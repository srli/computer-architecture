==> flow/design.v <==
module DataMemory(clk, dataOut, address, writeEnable, dataIn);
parameter addresswidth = 7;
parameter depth = 2**addresswidth;
parameter width = 8;
output reg [width-1:0]  dataOut;
input clk;
input [addresswidth-1:0]    address;
input writeEnable;
input[width-1:0]    dataIn;
reg [width-1:0] memory [depth-1:0];
always @(posedge clk) begin
    if(writeEnable)
        memory[address] = dataIn;
     dataOut = memory[address];
     end
integer i;
initial begin
for(i=0;i<depth;i=i+1)
memory[i]=3*i;
end
endmodule
# == Reports on DataMemory ==
# Tool output for the design above, in the order of the flow.
# Line numbers count from 1 in the design file above.
# Operators carry their Yosys type and port widths (W data, S select, Z words).
# Library cell names are shortened.
# The mark -- stands for no value.
# design
top,DataMemory
clk_port,clk
cell_library,sky130hd
pvt_corner,tt_025C_1v80

# == Word-level counts ==
# Yosys after proc, flatten, opt, wreduce and memory -nomap, before mapping. Enables and synchronous resets that opt folds into registers are not counted as muxes. Print and check cells are not counted. Equal cells are merged and count once.
# bits
ff_bits,1032
out_inout_bits,8
inputBits,17
elab_cells,642
# classes
reduce_and_logical,129
mux,257
equal,127
# ops
cell,count
$reduce_or A127 Y1,128
$pmux W8 S2,128
$pmux W8 S128,1
$mux W8,128
$eq A7 B7 Y1 const B,64
$eq A7 B6 Y1 const B,32
$eq A7 B5 Y1 const B,16
$eq A7 B4 Y1 const B,8
$eq A7 B3 Y1 const B,4
$eq A7 B2 Y1 const B,2
$eq A7 B1 Y1 const B,1
$logic_not A7 Y1,1

# == Longest topological paths ==
# Longest topological path by Yosys (ltp), each cell counted once; first at word level (registers and memories cut), then after technology mapping (sequential cells cut; the memories' decode and read muxes count).
# logic_depth
ltp_word,5
ABC_AREA,0
mapped_depth,16
depth_no_buf,10

# == Netlist ==
# Source: synth_stat.txt of the flow (Yosys; design flattened, memories mapped). It holds for the ABC_AREA given above (unset counts as 0); a run with the other value may have another netlist.
# Totals and module areas in this step are rounded.
# by_type
type,count
dfxtp_1,1032
mux2_2,693
nand2_1,702
o21ai_0,399
a22oi_1,147
clkbuf_1,265
nor2_1,209
a21oi_1,135
nand3_1,110
a32oi_1,53
nand4_1,61
a22o_1,37
mux2i_1,28
buf_2,51
nand4b_1,23
nor3_1,39
o22ai_1,31
a2111oi_0,22
# Not listed: further types 82, cells in them 604.
# mapped
synth_area_um2,45000
buffers,371
flip_flops,1032
cell_count,4641

# == Timing after synthesis ==
# Path of least setup slack by OpenSTA after synthesis, without wires, with an ideal clock, recovery checks aside; 20% of the period is set as input and as output delay. Where synthesis merged equal registers, the netlist keeps one of their names.
# synth_path
path_kind,input to register
startpoint,input address[0]
endpoint,register dataOut[4]
driving_pins,13
period_ps,4510
setup_time_ps,115
input_delay_ps,902
t_first_pin_ps,902
required_ps,4395
path_delay_ps,3400
arrival_ps,4187
path_slack_ps,208
synth_period_reached_ps,4302
# "path_delay_ps" is the arrival time less input delay plus setup time.
# "driving_pins" counts driving pins, that of a launching flip-flop among them; a cell with two outputs on the path counts twice.
# "synth_period_reached_ps" = period - worst setup slack (recovery checks aside). The figure is calculated, with input and output delays left at 20% of the set period.
# Between the ends stands the longest chain of elaborated cells between them, by number of cells; it is not shown to be the way that was timed. Of several equally long chains one is given.
# Each line given opens the expression or statement behind the cell; cells for indexed reads and writes are added by Yosys, which also makes memories of some case tables.
# synth_via
cell_sequence,buf_2 > buf_2 > or2_2 > clkbuf_1 > nor3_1 > mux2_2 > a22oi_1 > nand4_1 > nor4bb_1 > nand3_1 > or4_1 > nor4_1 > o21ba_2
elab_chain_len,5
cells_between,513
classes_between,eq/ne (127); mux (257); reduce/logical (129)
# synth_rtl
element,line,source
from (decl),7,input [addresswidth-1:0]    address;
$eq A7 B7 Y1,13,memory[address] = dataIn;
$reduce_or A127 Y1,--,
$pmux W8 S2,13,
$mux W8,12,if(writeEnable)
$pmux W8 S128,14,dataOut = memory[address];
to (assign),14,
to (decl),5,output reg [width-1:0]  dataOut;

# == Path in the finished layout ==
# Path of least setup slack in the final report of entry B (OpenROAD, finished layout, wires in). Where an end is a register, its clock arrival counts in the times.
# The path's times are printed in steps of 10 ps; the period is the one set.
# layout_path
path_kind,input to register
startpoint,input address[5]
endpoint,register dataOut[4]
setup_time_ps,100
period_ps,4010
arrival_ps,4870
path_slack_ps,-230
t_first_pin_ps,800
input_delay_ps,800
required_ps,4650
driving_pins,15
# Between the ends stands the longest chain of elaborated cells between them, by number of cells; it is not shown to be the way that was timed. Of several equally long chains one is given.
# layout_via
cell_sequence,buf_6 > buf_4 > nor3b_4 > buf_4 > nand2_1 > nor4_1 > nor3_1 > buf_4 > nand2_1 > nand4_1 > nor3_1 > buf_4 > nand3_1 > nor4_1 > o21ba_2
elab_chain_len,5
cells_between,513
classes_between,eq/ne (127); mux (257); reduce/logical (129)
# layout_rtl
element,line,source
from (decl),7,input [addresswidth-1:0]    address;
$eq A7 B7 Y1,13,memory[address] = dataIn;
$reduce_or A127 Y1,--,
$pmux W8 S2,13,
$mux W8,12,if(writeEnable)
$pmux W8 S128,14,dataOut = memory[address];
to (assign),14,
to (decl),5,output reg [width-1:0]  dataOut;

# DataMemory through Yosys and OpenROAD on sky130hd: 2 stored runs, unordered, with their settings and measured results. The constraints put input and output delay at 20% of the set period each and load the outputs with 0.01 pF.
# The results are shown rounded.
# Among the settings, . means not set for that run.
# Among the results, . means that no value is shown for the run.
item,entry A,entry B
period_ns,3.12,4.01
CORE_UTILIZATION,69,40
SETUP_SLACK_MARGIN,0.27,.
PLACE_DENSITY_LB_ADDON,0.13,.
CELL_PAD_IN_SITES_DETAIL_PLACEMENT,2,.
CTS_CLUSTER_SIZE,64,.
MIN_ROUTING_LAYER,met1,.
CAP_MARGIN,20,20
CORE_MARGIN,2,2
SLEW_MARGIN,20,20
timing.setup.tns_ps,.,-500
synth_area_um2,.,45000
cell_area_final_um2,.,61000
final_setup_ws_ps,.,-230
die_footprint_um2,.,110000
# Entry A: did not finish, placement stopped with a tool error
