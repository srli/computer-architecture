==> flow/design.v <==
module TopLevelShiftRegisterBringup(parallel_out, serial_out, button0, switch0, switch1, clk, parallel_in);
    input button0;
    input switch0;
    input switch1;
    input clk;
    input[7:0] parallel_in;
	 output serial_out;
	 output wire [7:0] parallel_out;
	 wire b_conditioned, b_positiveedge, b_negativeedge;
	 wire s0_conditioned, s0_positiveedge, s0_negativeedge;
	 wire s1_conditioned, s1_positiveedge, s1_negativeedge;
	 inputconditioner cond_button (clk, button0, b_conditioned, b_positiveedge, b_negativeedge);
	 inputconditioner cond_switch0 (clk, switch0, s0_conditioned, s0_positiveedge, s0_negativeedge);
	 inputconditioner cond_switch1 (clk, switch1, s1_conditioned, s1_positiveedge, s1_negativeedge);
	 shiftregister shiftreg1 (clk, s1_positiveedge, b_negativeedge, parallel_in, s0_conditioned, parallel_out, serial_out);
endmodule
module inputconditioner(clk, noisysignal, conditioned, positiveedge, negativeedge);
output reg conditioned = 0;
output reg positiveedge = 0;	 
output reg negativeedge = 0;	 
input clk, noisysignal;
parameter counterwidth = 3;
parameter waittime = 3;
reg[counterwidth-1:0] counter =0;
reg synchronizer0 = 0;
reg synchronizer1 = 0;
always @(posedge clk ) begin
	if(conditioned == synchronizer1) begin
		counter = 0;
		positiveedge = 0;
		negativeedge = 0;
	end
	else begin
		if( counter == waittime) begin
			counter = 0;
			if(synchronizer1 > conditioned) begin
				positiveedge = 1;
			end
			else begin
				negativeedge = 1;
			end
			conditioned = synchronizer1;
		end
		else
			counter = counter+1;
	end
	synchronizer1 = synchronizer0;
	synchronizer0 = noisysignal;
end
endmodule
module shiftregister(clk, peripheralClkEdge, parallelLoad, parallelDataIn, serialDataIn, parallelDataOut, serialDataOut, faultinjector);
parameter width = 8;
input               clk;
input               peripheralClkEdge;  
input               parallelLoad;
output wire [width-1:0]   parallelDataOut;
output              serialDataOut;
input[width-1:0]    parallelDataIn;
input               serialDataIn;
input					  faultinjector;
reg[width-1:0]      shiftregistermem;
always @(posedge clk) begin
	if (parallelLoad == 1) begin
		shiftregistermem = parallelDataIn;
	end
	else if (parallelLoad == 0 && peripheralClkEdge == 1) begin 
		shiftregistermem = shiftregistermem << 1;
		shiftregistermem[0] = serialDataIn;
	end
end
assign parallelDataOut = shiftregistermem;
assign serialDataOut = parallelDataOut[7];
endmodule
module testshiftregister;
reg             clk;
reg             peripheralClkEdge;
reg             parallelLoad;
wire[7:0]       parallelDataOut;
wire            serialDataOut;
reg[7:0]        parallelDataIn;
reg             serialDataIn; 
shiftregister #(8) sr(clk, peripheralClkEdge, parallelLoad, parallelDataIn, serialDataIn, parallelDataOut, serialDataOut);
initial begin
#5 clk=0; #5 clk=1;
peripheralClkEdge=1;
parallelLoad=0;
serialDataIn=1;
#100
$display("test1");
$display("parallelDataOut %b, expected xxxx_xxx1", parallelDataOut);
$display("serialDataOut %b, expected x", serialDataOut);
#5 clk=0; #5 clk=1;
peripheralClkEdge = 1;
parallelLoad = 0;
serialDataIn = 0;
#100
$display("test2");
$display("parallelDataOut %b, expected xxxx_xx10", parallelDataOut);
$display("serialDataOut %b, expected x", serialDataOut);
#5 clk=0; #5 clk=1;
peripheralClkEdge = 1;
parallelLoad = 1;
parallelDataIn = 6;
serialDataIn = 0;
#100
$display("test3");
$display("parallelDataOut %b, expected 0000_0110", parallelDataOut);
$display("serialDataOut %b, expected 0", serialDataOut);
#5 clk=0; #5 clk=1;
peripheralClkEdge = 0;
parallelLoad = 1;
parallelDataIn = 128;
serialDataIn = 1;
#100
$display("test4");
$display("parallelDataOut %b, expected 1000_0000", parallelDataOut);
$display("serialDataOut %b, expected 1", serialDataOut);
#5 clk=0; #5 clk=1;
peripheralClkEdge = 0;
parallelLoad = 0;
serialDataIn = 1;
#100
$display("test5");
$display("parallelDataOut %b, expected 1000_0000", parallelDataOut);
$display("serialDataOut %b, expected 1", serialDataOut);
end
endmodule
Step by step through the tools: TopLevelShiftRegisterBringup:

Tool output for the design above, in the order of the flow.
Lines are those of the file above, counted from 1.
Operators carry their Yosys type and port widths (W data, S select, Z words).
Cell names lack the library's common part.
The mark - stands for no value.

* top module: TopLevelShiftRegisterBringup
* clock port: clk
* library: sky130hd
* timing corner: tt_025C_1v80

Elaborated design:

Source: Yosys, flattened and elaborated, memories not mapped. Widths are those after wreduce. Registers that Yosys merges into a memory's read port (data or address) are not register bits. Print and check cells do not count. Equal cells are merged and count once.

* multiply operators: 0
* muxes and demuxes: 3
* equality and inequality tests: 6
* order comparisons: 2
* bitwise gates (word level): 5
* add/subtract/negate cells: 3
* reduce/logical cells: 10
* shifts and indexed selects: 0
* divide/modulo/power cells: 0

Operators by type and width (number)
* $reduce_and A2 Y1: 5
* $add A3 B1 Y3 const B: 3
* $eq A3 B2 Y1 const B: 3
* $mux W8: 1
* $mux W7: 1
* $reduce_or A2 Y1: 3
* $not A1 Y1: 5
* $eq A1 B1 Y1: 3
* $gt A1 B1 Y1: 2
* $reduce_bool A2 Y1: 1
* $logic_and A1 B1 Y1: 1
* $mux W1: 1

* output and inout port bits: 9
* ROM bits: 0
* input port bits: 12
* latch bits: 0
* elaborated cells: 44
* RAM bits: 0
* word width x clocked read ports: 0
* bits in registers: 28
* memories: 0

Logic depth:

Yosys ltp: most cells in a row. Word level: on the elaborated netlist, between registers, memories and ports. Mapped: between sequential cells and ports; inverters and the memories' decode and read muxes count.

* word-level depth: 4
* ABC_AREA: 0
* gate-level depth with buffers: 4
* gate-level depth less buffers: 4

Netlist:

The flow's flattened synthesis, as Yosys stat reports it; memories are mapped. The netlist is that of the ABC_AREA named above (0 if unset); the other value can give another one.

* buffer cells: 2
* flip-flop cells: 28
* area of sequential cells: 670.6 um^2
* mapped area: 1043.5 um^2
* mapped cells: 70

Cell types
* dfxtp_1: number 17, total area 340.326 um^2
* edfxtp_1: number 11, total area 330.317 um^2
* mux2_4: number 8, total area 120.115 um^2
* ha_1: number 8, total area 100.096 um^2
* nor3_1: number 6, total area 30.029 um^2
* inv_1: number 6, total area 22.522 um^2
* nor2b_1: number 3, total area 18.768 um^2
* nor3b_1: number 2, total area 15.014 um^2
* nor3b_2: number 1, total area 12.512 um^2
* buf_6: number 1, total area 11.261 um^2
* a21oi_1: number 2, total area 10.01 um^2
* xnor2_1: number 1, total area 8.758 um^2
* buf_4: number 1, total area 7.507 um^2
* nand2b_1: number 1, total area 6.256 um^2
* or2_1: number 1, total area 6.256 um^2
* nor2_1: number 1, total area 3.754 um^2

The figures by module come from a second, unflattened synthesis with its own total; it is not the netlist above.

* cells (unflattened synthesis): 85
* area (unflattened synthesis): 1184.9 um^2

Each row is one instance without its submodules.

Modules
* inputconditioner: cells 22, area 266.5 um^2, sequential area 170.2 um^2, instances 3
* shiftregister: cells 19, area 385.4 um^2, sequential area 240.2 um^2, instances 1
* TopLevelShiftRegisterBringup: cells 0, area 0.0 um^2, sequential area 0.0 um^2, instances 1

Timing after synthesis:

OpenSTA on the mapped netlist: ideal clock, no wires. The path of least setup slack (recovery checks aside). Input and output delay are each 20% of the period. Register names are those of the netlist, which keeps one name where synthesis merged equal registers.

* path kind: register to register
* from: register cond_button.counter[0]
* to: register cond_button.conditioned
* period: 1090 ps
* buffers on the path: 0
* path delay: 1087 ps
* arrival time: 787 ps
* stages: 4
* data required time: 790 ps
* slack: 4 ps
* setup time: 300 ps
* launch time at the first pin: 0 ps
* synthesis period reached: 1086 ps

"path delay" is the arrival time less input delay plus setup time.
"stages" counts driving pins, that of a launching flip-flop among them; a cell with two outputs on the path counts twice.
"synthesis period reached" is the clock period less the worst setup slack; recovery checks do not enter. This is arithmetic on one report: input and output delays are still those of the set period (20% each).
The rows between start and end are the longest chain of elaborated cells between them; the timing report does not say that the signal goes this way. Where chains are equally long, one stands for them.
Each line given opens the expression or statement behind the cell; cells for indexed reads and writes are added by Yosys, which also makes memories of some case tables.
A register here has more assigning lines than the two given.

* cells stage by stage: dfxtp_1 > ha_1 > ha_1 > nor2b_1
* length of the longest elaborated chain: 2
* elaborated cells between the ends (all ways): 2
* source lines of those cells: 1
* classes of those cells: eq/ne (1); reduce/logical (1)

RTL lines, path post-synthesis
* start, declared: RTL line 24 `reg[counterwidth-1:0] counter =0;`
* start, assigned: RTL line 29 `counter = 0;`
* start, assigned: RTL line 45 `counter = counter+1;`
* $eq A3 B2 Y1: RTL line 34 `if( counter == waittime) begin`
* $reduce_and A2 Y1
* end, assigned: RTL line 42 `conditioned = synchronizer1;`
* end, declared: RTL line 18 `output reg conditioned = 0;`

Worst path after layout:

From the final timing report of run 1: the path of least setup slack in the routed layout; clock arrival at registers is part of the times.
The report prints the path's times to 10 ps; the period is as set.

* path kind: register to output
* from: register shiftreg1.shiftregistermem[2]
* to: output parallel_out[2]
* launch time at the first pin: 340 ps
* data required time: 1540 ps
* stages: 2
* buffers on the path: 1
* slack: 420 ps
* period: 1930 ps
* arrival time: 1120 ps
* output delay: 390 ps

* cells stage by stage: edfxtp_1 > dlygate4sd2_1
* length of the longest elaborated chain: 0
* elaborated cells between the ends (all ways): 0
* source lines of those cells: 0

RTL lines, path post-layout
* start, declared: RTL line 61 `reg[width-1:0]      shiftregistermem;`
* start, assigned: RTL line 64 `shiftregistermem = parallelDataIn;`
* start, assigned: RTL line 67 `shiftregistermem = shiftregistermem << 1;`
* end, declared: RTL line 8 `output wire [7:0] parallel_out;`

Settings and measured results of 2 stored flow runs for module TopLevelShiftRegisterBringup (sky130hd), not sorted in any way. The constraints put input and output delay at 20% of the set period each and load the outputs with 0.01 pF.
"achieved period" means the clock period less the worst setup slack. The figure is calculated, with input and output delays left at 20% of the set period.
"time on the worst setup path": the worst setup path's part of the clock period (all of it between registers, 20% less for each end at a port) less its slack. A launch clock that arrives late makes it longer, a capture clock that arrives late makes it shorter.
"time on the worst setup path" is known to 10 ps.

### Run 1

Settings: `period_ns=1.93`, `CORE_UTILIZATION=66`, `SETUP_SLACK_MARGIN=0.42`, `PLACE_DENSITY_LB_ADDON=0.3`, `CORE_MARGIN=7`, `GPL_TIMING_DRIVEN=1`, `GPL_ROUTABILITY_DRIVEN=0`, `CTS_CLUSTER_DIAMETER=310`, `CAP_MARGIN=10`, `SLEW_MARGIN=10`, `MAX_ROUTING_LAYER=met4`

- Synthesis area: 1043.5 um^2
- Overall die area: 2890.1 um^2
- Utilization in the final report: 88.1 %
- Smallest setup slack: 422 ps
- Worst hold slack: 345 ps
- Achieved period: 1508 ps
- Time on the worst setup path: 1120 ps
- Worst setup path kind: register to output

### Run 2

Settings: `period_ns=1.04`, `CORE_UTILIZATION=47`, `SETUP_SLACK_MARGIN=0.06`, `PLACE_DENSITY_LB_ADDON=0.13`, `CELL_PAD_IN_SITES_DETAIL_PLACEMENT=1`, `ABC_AREA=0`, `GPL_TIMING_DRIVEN=1`, `CTS_CLUSTER_SIZE=66`, `CTS_CLUSTER_DIAMETER=114`, `CAP_MARGIN=20`, `CORE_MARGIN=2`, `SLEW_MARGIN=20`

- Synthesis area: 1043.5 um^2
- Overall die area: 2613.2 um^2
- Utilization in the final report: 77.9 %
- Smallest setup slack: -129 ps
- Worst hold slack: 298 ps
- Achieved period: 1169 ps
- Time on the worst setup path: 960 ps
- Worst setup path kind: register to output
