==> flow/design.v <==
module datamemory(dataOut, dataIn, addressr, clk, writeEnable);
parameter addresswidth = 8;
parameter depth = 2**addresswidth;
parameter width = 8;
output reg [width-1:0]  dataOut;
wire[7:0] tempreg1;
input clk;
input [addresswidth-1:0]    addressr;
input writeEnable;
input[width-1:0]    dataIn;
reg [width-1:0] memory [depth-1:0];
wire[6:0] address;
assign address = addressr[7:1];
always @(posedge clk) begin
    if(writeEnable)
        memory[address] <= dataIn;
     	dataOut <= memory[address];
     end
assign tempreg1 = memory[0];
endmodule
---- Reports on datamemory ----
The steps from the RTL of datamemory to its reports follow in flow order.
Line numbers count from 1 in the design file above.
Library cell names are shortened.
A cell with n/a has no value.
inputs
  top module .............................. datamemory
  clock ................................... clk
  library ................................. sky130hd
  library corner .......................... tt_025C_1v80

---- Word-level counts ----
Yosys after proc, flatten, opt, wreduce and memory -nomap, before mapping. Enables and synchronous resets that opt folds into registers are not counted as muxes. Memory bits, and registers merged into a memory's read port (data or address), are not among the register bits. Print and check cells are not counted. Equal cells are merged and count once.
Memory sizes are those after Yosys's memory passes, which may raise the word count (mostly to a power of two), join words into wider ones and drop unused or constant bits.
word-level totals
  bits in registers ....................... 0
  bits in writable memories ............... 2,048
  word width x clocked read ports ......... 8
  memories kept ........................... 1
  input port bits ......................... 18
  output and inout port bits .............. 8
operators by class
  multiplexer cells ....................... 3
memory list
  name    words  width  rd ports  write ports  line  source
  memory  256    8      1         1            11    reg [width-1:0] memory [depth-1:0];
operators by type and width
  kind               count
  two-way mux 8 bit  2
  two-way mux 1 bit  1

---- Depth ----
Longest topological path by Yosys (ltp), each cell counted once; first at word level (registers and memories cut), then after technology mapping (sequential cells cut; the memories' decode and read muxes count).
depth
  depth in word-level cells ............... 1
  ABC_AREA ................................ 0
  depth in mapped cells ................... 12
  depth with buffers taken out ............ 6

---- After synthesis ----
The flow's flattened synthesis, as Yosys stat reports it; memories are mapped. The netlist is that of the ABC_AREA named above (0 if unset); the other value can give another one.
synthesis totals
  cells in the netlist .................... 1,894
  chip area (Yosys) ....................... 40,452.5 sq um
  sequential part of the area ............. 30,909.6 sq um
  mapped flip-flops ....................... 1,032
  buffers ................................. 112
cells by type
  cell      count  area in all (sq um)
  edfxtp_1  1,024  3.07E+04
  mux4_2    212    4.77E+03
  mux2i_1   104    1.04E+03
  mux4_1    23     604.33
  nor2_1    108    405.389
  buf_6     24     270.259
  nor3_1    53     265.254
  buf_4     27     202.694
  o22ai_1   30     187.68
  a22oi_1   24     180.173
  dfxtp_1   8      160.154
  mux2_2    13     146.39
  nand2_1   32     120.115
  a21oi_1   22     110.106
  o21ai_0   21     105.101
  clkbuf_1  26     97.594
  buf_2     19     95.091
  nand3_1   17     85.082
Not listed: further types 41, cells in them 107.

---- Worst setup path after synthesis ----
Path of least setup slack by OpenSTA after synthesis, without wires, with an ideal clock, recovery checks aside; 20% of the period is set as input and as output delay. Where synthesis merged equal registers, the netlist keeps one of their names.
timing post-synthesis
  path type ............................... input-to-reg
  from .................................... in addressr[2]
  to ...................................... mem memory[0][0]
  period .................................. 3.62 ns
  input delay ............................. 0.724 ns
  library setup time ...................... 0.383 ns
  launch time at the first pin ............ 0.724 ns
  data arrival time ....................... 2.808 ns
  required time ........................... 3.237 ns
  path slack .............................. 0.428 ns
  path delay .............................. 2.467 ns
  stages .................................. 9
  path buffers ............................ 7
  synthesis period reached ................ 3.192 ns
"path delay" = arrival - input delay + setup time.
"stages" counts driving pins, that of a launching flip-flop among them; a cell with two outputs on the path counts twice.
"synthesis period reached" = period - worst setup slack (recovery checks aside). The figure is calculated, with input and output delays left at 20% of the set period.
Between the ends stands the longest chain of elaborated cells between them, by number of cells; it is not shown to be the way that was timed. Of several equally long chains one is given.
A line is the first line of the expression or statement that the cell stems from. Yosys adds cells for indexed reads and writes and turns some case tables into memories.
between the ends, post-synthesis
  cell sequence ........................... buf_6 -> buf_8 -> buf_8 -> buf_6 -> buf_4 -> buf_4 -> or2_2 -> clkbuf_1 -> nor3_1
  cells in the longest elaborated chain ... 1
  elaborated cells between the ends (all ways) .. 1
  RTL lines with such cells ............... 1
  classes of those cells .................. mux (1)
RTL lines, path post-synthesis
  item               line  source
  from (decl)        8     input [addresswidth-1:0]    addressr;
  two-way mux 8 bit  15    if(writeEnable)
  to (decl)          11    reg [width-1:0] memory [depth-1:0];

---- Path in the finished layout ----
Path of least setup slack in the final report of job 1 (OpenROAD, finished layout, wires in). Where an end is a register, its clock arrival counts in the times.
timing post-layout
  path type ............................... input-to-reg
  from .................................... in addressr[5]
  to ...................................... reg dataOut[0]
  period .................................. 4.56 ns
  input delay ............................. 0.91 ns
  library setup time ...................... 0.08 ns
  launch time at the first pin ............ 0.91 ns
  data arrival time ....................... 4.05 ns
  required time ........................... 5.13 ns
  path slack .............................. 1.07 ns
  stages .................................. 8
  path buffers ............................ 2
between the ends, post-layout
  cell sequence ........................... clkdlybuf4s50_1 -> buf_4 -> nor2b_1 -> or2b_1 -> o22ai_1 -> o41ai_1 -> o21ai_0 -> o22ai_1
RTL lines, path post-layout
  item         line  source
  from (decl)  8     input [addresswidth-1:0]    addressr;
  to (decl)    5     output reg [width-1:0]  dataOut;
No chain of elaborated cells between the ends is given.

--- measured runs ---
Settings and measured results of 2 stored flow runs for module datamemory (sky130hd), not sorted in any way. The constraints put input and output delay at 20% of the set period each and load the outputs with 0.01 pF.
By "achieved clock period" is meant the clock period of the run minus its worst setup slack. This is arithmetic on one report: input and output delays are still those of the set period (20% each).
By "worst setup path time" is meant the share of the clock period that the worst setup path is allowed (20% is reserved at inputs, 20% at outputs), minus its slack. Clock arrival times at its registers enter into it.
By "total power after layout" is meant OpenSTA's value without simulated activity: inputs other than the clock are taken to toggle once in ten clock periods, and the tool carries that through the logic.

---- job 1 ----
settings
  period_ns = 4.56
  CORE_UTILIZATION = 63
  PLACE_DENSITY_LB_ADDON = 0.25
  CORE_ASPECT_RATIO = 1.25
  GPL_TIMING_DRIVEN = 1
  GPL_ROUTABILITY_DRIVEN = 0
  MAX_ROUTING_LAYER = met4
  CAP_MARGIN = 20
  CORE_MARGIN = 2
  SLEW_MARGIN = 20
results
  worst setup slack after layout .......... 1.074 ns
  worst setup path time ................... 2.57 ns
  worst setup path type ................... input-to-reg
  overall die area ........................ 66,265.5 sq um
  standard-cell area after routing ........ 45,162.1 sq um
  worst hold slack after layout ........... 0.708 ns
  netlist area reported by Yosys .......... 40,452.5 sq um
  utilization in the final report ......... 71.2%
  total power after layout ................ 0.01909 W
  total negative slack on setup checks .... 0.000 ns
  achieved clock period ................... 3.486 ns

---- job 2 ----
settings
  period_ns = 4.61
  CORE_UTILIZATION = 62
  SETUP_SLACK_MARGIN = 1.09
  PLACE_DENSITY = 0.59
  HOLD_SLACK_MARGIN = 0.19
  CORE_ASPECT_RATIO = 0.51
  CORE_MARGIN = 3
  TNS_END_PERCENT = 30
  GPL_TIMING_DRIVEN = 1
  GPL_ROUTABILITY_DRIVEN = 0
  CTS_CLUSTER_SIZE = 69
  CTS_CLUSTER_DIAMETER = 392
  MAX_ROUTING_LAYER = met5
  CAP_MARGIN = 20
  SLEW_MARGIN = 20
results
  worst setup slack after layout .......... 1.264 ns
  worst setup path time ................... 2.42 ns
  worst setup path type ................... input-to-reg
  overall die area ........................ 68,521.8 sq um
  standard-cell area after routing ........ 42,919.9 sq um
  worst hold slack after layout ........... 0.773 ns
  netlist area reported by Yosys .......... 40,452.5 sq um
  utilization in the final report ......... 66.9%
  total power after layout ................ 0.014605 W
  total negative slack on setup checks .... 0.000 ns
  achieved clock period ................... 3.346 ns
--- end ---
